==> flow/design.v <==
module dec_counter(CLK, LOADn, CTENn, U_Dn, LD_INPUT, MAX_MIN, RCOn, Q);
parameter N=4;
input CLK, LOADn, CTENn, U_Dn;
input [N-1:0] LD_INPUT;
output MAX_MIN, RCOn;
output [N-1:0] Q;
wire [N-1:0] Q;
reg [N-1:0] next_Q;
wire MAX_MIN;
assign MAX_MIN = (U_Dn) ? (Q === 4'b0000) : (Q === 4'b1001);
assign RCOn = !MAX_MIN;
assign Q = (LOADn) ? (next_Q) : (LD_INPUT);
always @(posedge CLK)
  if (!CTENn)
    if (U_Dn) 
      begin
        if (Q===4'b0000|Q>4'b1001) next_Q <= 4'b1001;
        else next_Q <= Q-1;
      end
    else
      begin
        if (Q<4'b1001) next_Q <= Q+1;
        else next_Q <= 4'b0000;
      end
endmodule  
Step by step through the tools: dec_counter

Tool output for the design above, in the order of the flow.
Lines are those of the file above, counted from 1.
A cell with n/a has no value.

Design top: dec_counter
Clock port: CLK
Cell library: sky130hd
Library corner: tt_025C_1v80

Word-level counts

Yosys after proc, flatten, opt, wreduce and memory -nomap, before mapping. Enables and synchronous resets that opt folds into registers are not counted as muxes. Memory bits, and registers merged into a memory's read port (data or address), are not among the register bits. Print and check cells are not counted. Equal cells are merged and count once.

Bits in registers: 4
Latch bits: 0
RAM bits: 0
Bits in read-only memories: 0
Clocked read ports x word width: 0
Memory cells: 0
Output and inout port bits: 6

Add/subtract/negate cells: 2
Multiply operators: 0
Divide/modulo/power cells: 0
Order comparisons: 2
Equal/unequal tests: 2
Shifts and indexed selects: 0
Multiplexer cells: 5
Bitwise gates (word level): 1
Reduce/logical cells: 1

Operator list:

| kind                                                                        | number |
| 4-bit 2-to-1 mux                                                            | 4 |
| 4-bit by 1-bit adder with 4-bit output (second input constant)              | 1 |
| 4-bit by 1-bit subtractor with 4-bit output (second input constant)         | 1 |
| 4-bit by 1-bit case equality test with 1-bit output (second input constant) | 1 |
| 4-bit > comparator (second input constant)                                  | 1 |
| 4-bit < comparator (second input constant)                                  | 1 |
| 4-bit case equality test (second input constant)                            | 1 |
| 1-bit OR                                                                    | 1 |
| 1-bit logical NOT                                                           | 1 |
| 1-bit 2-to-1 mux                                                            | 1 |

Logic depth

Longest topological path by Yosys (ltp), each cell counted once; first at word level (registers and memories cut), then after technology mapping (sequential cells cut; the memories' decode and read muxes count).

Depth in word-level cells: 5
ABC_AREA: 1
Depth in mapped cells: 11
Depth with buffers taken out: 10

After synthesis

Source: synth_stat.txt of the flow (Yosys; design flattened, memories mapped). It holds for the ABC_AREA given above (unset counts as 0); a run with the other value may have another netlist.
Totals and module areas in this step are rounded.

Standard cells after synthesis: 71
Mapped area: 479 um2
Sequential part of the area: 120 um2
Flip-flop cells: 4
Buffers: 1

Cell types:

| type                      | number | area in all (um2) |
| sky130_fd_sc_hd__edfxtp_1 | 4      | 120.115 |
| sky130_fd_sc_hd__nand2_1  | 25     | 93.84 |
| sky130_fd_sc_hd__ha_1     | 3      | 37.536 |
| sky130_fd_sc_hd__inv_1    | 10     | 37.536 |
| sky130_fd_sc_hd__nand3_1  | 7      | 35.034 |
| sky130_fd_sc_hd__nand3_2  | 2      | 20.019 |
| sky130_fd_sc_hd__nand2_2  | 3      | 18.768 |
| sky130_fd_sc_hd__xor2_1   | 2      | 17.517 |
| sky130_fd_sc_hd__o21ai_4  | 1      | 16.266 |
| sky130_fd_sc_hd__nor2_2   | 2      | 12.512 |
| sky130_fd_sc_hd__buf_6    | 1      | 11.261 |
| sky130_fd_sc_hd__inv_2    | 3      | 11.261 |
| sky130_fd_sc_hd__a21oi_1  | 2      | 10.01 |
| sky130_fd_sc_hd__a21oi_2  | 1      | 8.758 |
| sky130_fd_sc_hd__nand3b_1 | 1      | 7.507 |
| sky130_fd_sc_hd__inv_4    | 1      | 6.256 |
| sky130_fd_sc_hd__nand4_1  | 1      | 6.256 |
| sky130_fd_sc_hd__o21ai_1  | 1      | 5.005 |
| sky130_fd_sc_hd__nor2_1   | 1      | 3.754 |

Timing after synthesis

OpenSTA on the mapped netlist: ideal clock, no wires. The path of least setup slack (recovery checks aside). Input and output delay are each 20% of the period. Register names are those of the netlist, which keeps one name where synthesis merged equal registers.

Kind: input to output
From: input LOADn
To: output RCOn
Clock period: 3.47 ns
Output delay: 0.694 ns
Data arrival time: 1.769 ns
Path slack: 1.007 ns
Delay of the path: 1.075 ns
Stages on the path: 10
Buffers on the path: 1
Period reached after synthesis: 2.463 ns

"delay of the path" is the arrival time less input delay plus setup time.
A path that ends at an output port has no setup time.
"stages on the path": output pins that drive a net of the path, with the launching flip-flop's if there is one; two outputs of one cell count as two.
"period reached after synthesis" = period - worst setup slack (recovery checks aside). The figure is calculated, with input and output delays left at 20% of the set period.
Between the ends stands the longest chain of elaborated cells between them, by number of cells; it is not shown to be the way that was timed. Of several equally long chains one is given.
Each line given opens the expression or statement behind the cell; cells for indexed reads and writes are added by Yosys, which also makes memories of some case tables.

Cell sequence: sky130_fd_sc_hd__buf_6 -> sky130_fd_sc_hd__inv_4 -> sky130_fd_sc_hd__nand2_1 -> sky130_fd_sc_hd__nand2_2 -> sky130_fd_sc_hd__ha_1 -> sky130_fd_sc_hd__nand3_2 -> sky130_fd_sc_hd__nor2_1 -> sky130_fd_sc_hd__nor2_2 -> sky130_fd_sc_hd__a21oi_2 -> sky130_fd_sc_hd__inv_1
Cells in the longest elaborated chain: 4
Elaborated cells on any way between the ends: 5
Classes of those cells: 2 x eq/ne; 2 x mux; 1 x reduce/logical

RTL lines, path after synthesis:

| item                     | line | text |
| from (decl)              | 3    | `input CLK, LOADn, CTENn, U_Dn;` |
| 4-bit 2-to-1 mux         | 12   | `assign Q = (LOADn) ? (next_Q) : (LD_INPUT);` |
| 4-bit case equality test | 10   | `assign MAX_MIN = (U_Dn) ? (Q === 4'b0000) : (Q === 4'b1001);` |
| 1-bit 2-to-1 mux         | 10   |  |
| 1-bit logical NOT        | 11   | `assign RCOn = !MAX_MIN;` |
| to (decl)                | 5    | `output MAX_MIN, RCOn;` |

Timing after layout

From the final timing report of run 2: the path of least setup slack in the routed layout; clock arrival at registers is part of the times.

Kind: input to output
From: input LD_INPUT[3]
To: output RCOn
Clock period: 2.14 ns
Output delay: 0.43 ns
Data arrival time: 1.63 ns
Path slack: 0.08 ns
Stages on the path: 8
Buffers on the path: 3

Between the ends stands the longest chain of elaborated cells between them, by number of cells; it is not shown to be the way that was timed. Of several equally long chains one is given.

Cell sequence: sky130_fd_sc_hd__clkdlybuf4s50_1 -> sky130_fd_sc_hd__inv_2 -> sky130_fd_sc_hd__o21ai_4 -> sky130_fd_sc_hd__buf_6 -> sky130_fd_sc_hd__nand3_4 -> sky130_fd_sc_hd__a21oi_2 -> sky130_fd_sc_hd__inv_1 -> sky130_fd_sc_hd__buf_2
Cells in the longest elaborated chain: 4
Elaborated cells on any way between the ends: 5
Classes of those cells: 2 x eq/ne; 2 x mux; 1 x reduce/logical

RTL lines, path after layout:

| item                     | line | text |
| from (decl)              | 4    | `input [N-1:0] LD_INPUT;` |
| 4-bit 2-to-1 mux         | 12   | `assign Q = (LOADn) ? (next_Q) : (LD_INPUT);` |
| 4-bit case equality test | 10   | `assign MAX_MIN = (U_Dn) ? (Q === 4'b0000) : (Q === 4'b1001);` |
| 1-bit 2-to-1 mux         | 10   |  |
| 1-bit logical NOT        | 11   | `assign RCOn = !MAX_MIN;` |
| to (decl)                | 5    | `output MAX_MIN, RCOn;` |

Memo
Re: implementation data of dec_counter

2 stored runs of dec_counter in the flow (synthesis by Yosys, layout by OpenROAD, sky130hd cells), in arbitrary order. Constraints: input delay and output delay 20% of the set period each, output load 0.01 pF.
"achieved period": clock period set for the run, less the worst setup slack. It is reckoned from that one timing run; input and output delays stay at 20% of the period that was set.
By "time on the worst setup path" is meant the share of the clock period that the worst setup path is allowed (20% is reserved at inputs, 20% at outputs), minus its slack. Clock arrival times at its registers enter into it.
"total power of the final layout" is the tool's figure for a default switching activity; nothing was simulated.
Values from the reports are rounded here.
Settings: . = not set for that run.
Results: . = not shown.

| item                                  | run 1 | run 2           |
| period_ns                             | 3.66  | 2.14            |
| CORE_UTILIZATION                      | 58    | 46              |
| SETUP_SLACK_MARGIN                    | 0.27  | .               |
| CELL_PAD_IN_SITES_DETAIL_PLACEMENT    | 0     | .               |
| ABC_AREA                              | 0     | 1               |
| CTS_CLUSTER_SIZE                      | 53    | 48              |
| CTS_CLUSTER_DIAMETER                  | 82    | 343             |
| CAP_MARGIN                            | 20    | 20              |
| CORE_MARGIN                           | 2     | 2               |
| SLEW_MARGIN                           | 20    | 20              |
| PLACE_DENSITY_LB_ADDON                | .     | 0.21            |
| GPL_ROUTABILITY_DRIVEN                | .     | 1               |
| MAX_ROUTING_LAYER                     | .     | met4            |
| post-route utilization                | .     | 0.858           |
| time on the worst setup path (ns)     | .     | 1.20            |
| kind of the worst setup path          | .     | input to output |
| final worst hold slack (ns)           | .     | 0.888           |
| worst slack on setup checks (ns)      | .     | 0.081           |
| total negative slack (ns)             | .     | 0.000           |
| standard-cell area after layout (um2) | .     | 815             |
| Yosys chip area after synthesis (um2) | .     | 479             |
| total die area (um2)                  | .     | 1,320           |
| total power of the final layout (mW)  | .     | 0.382           |
| achieved period (ns)                  | .     | 2.059           |

Run 1: unfinished; error PDN-0185 in floorplanning
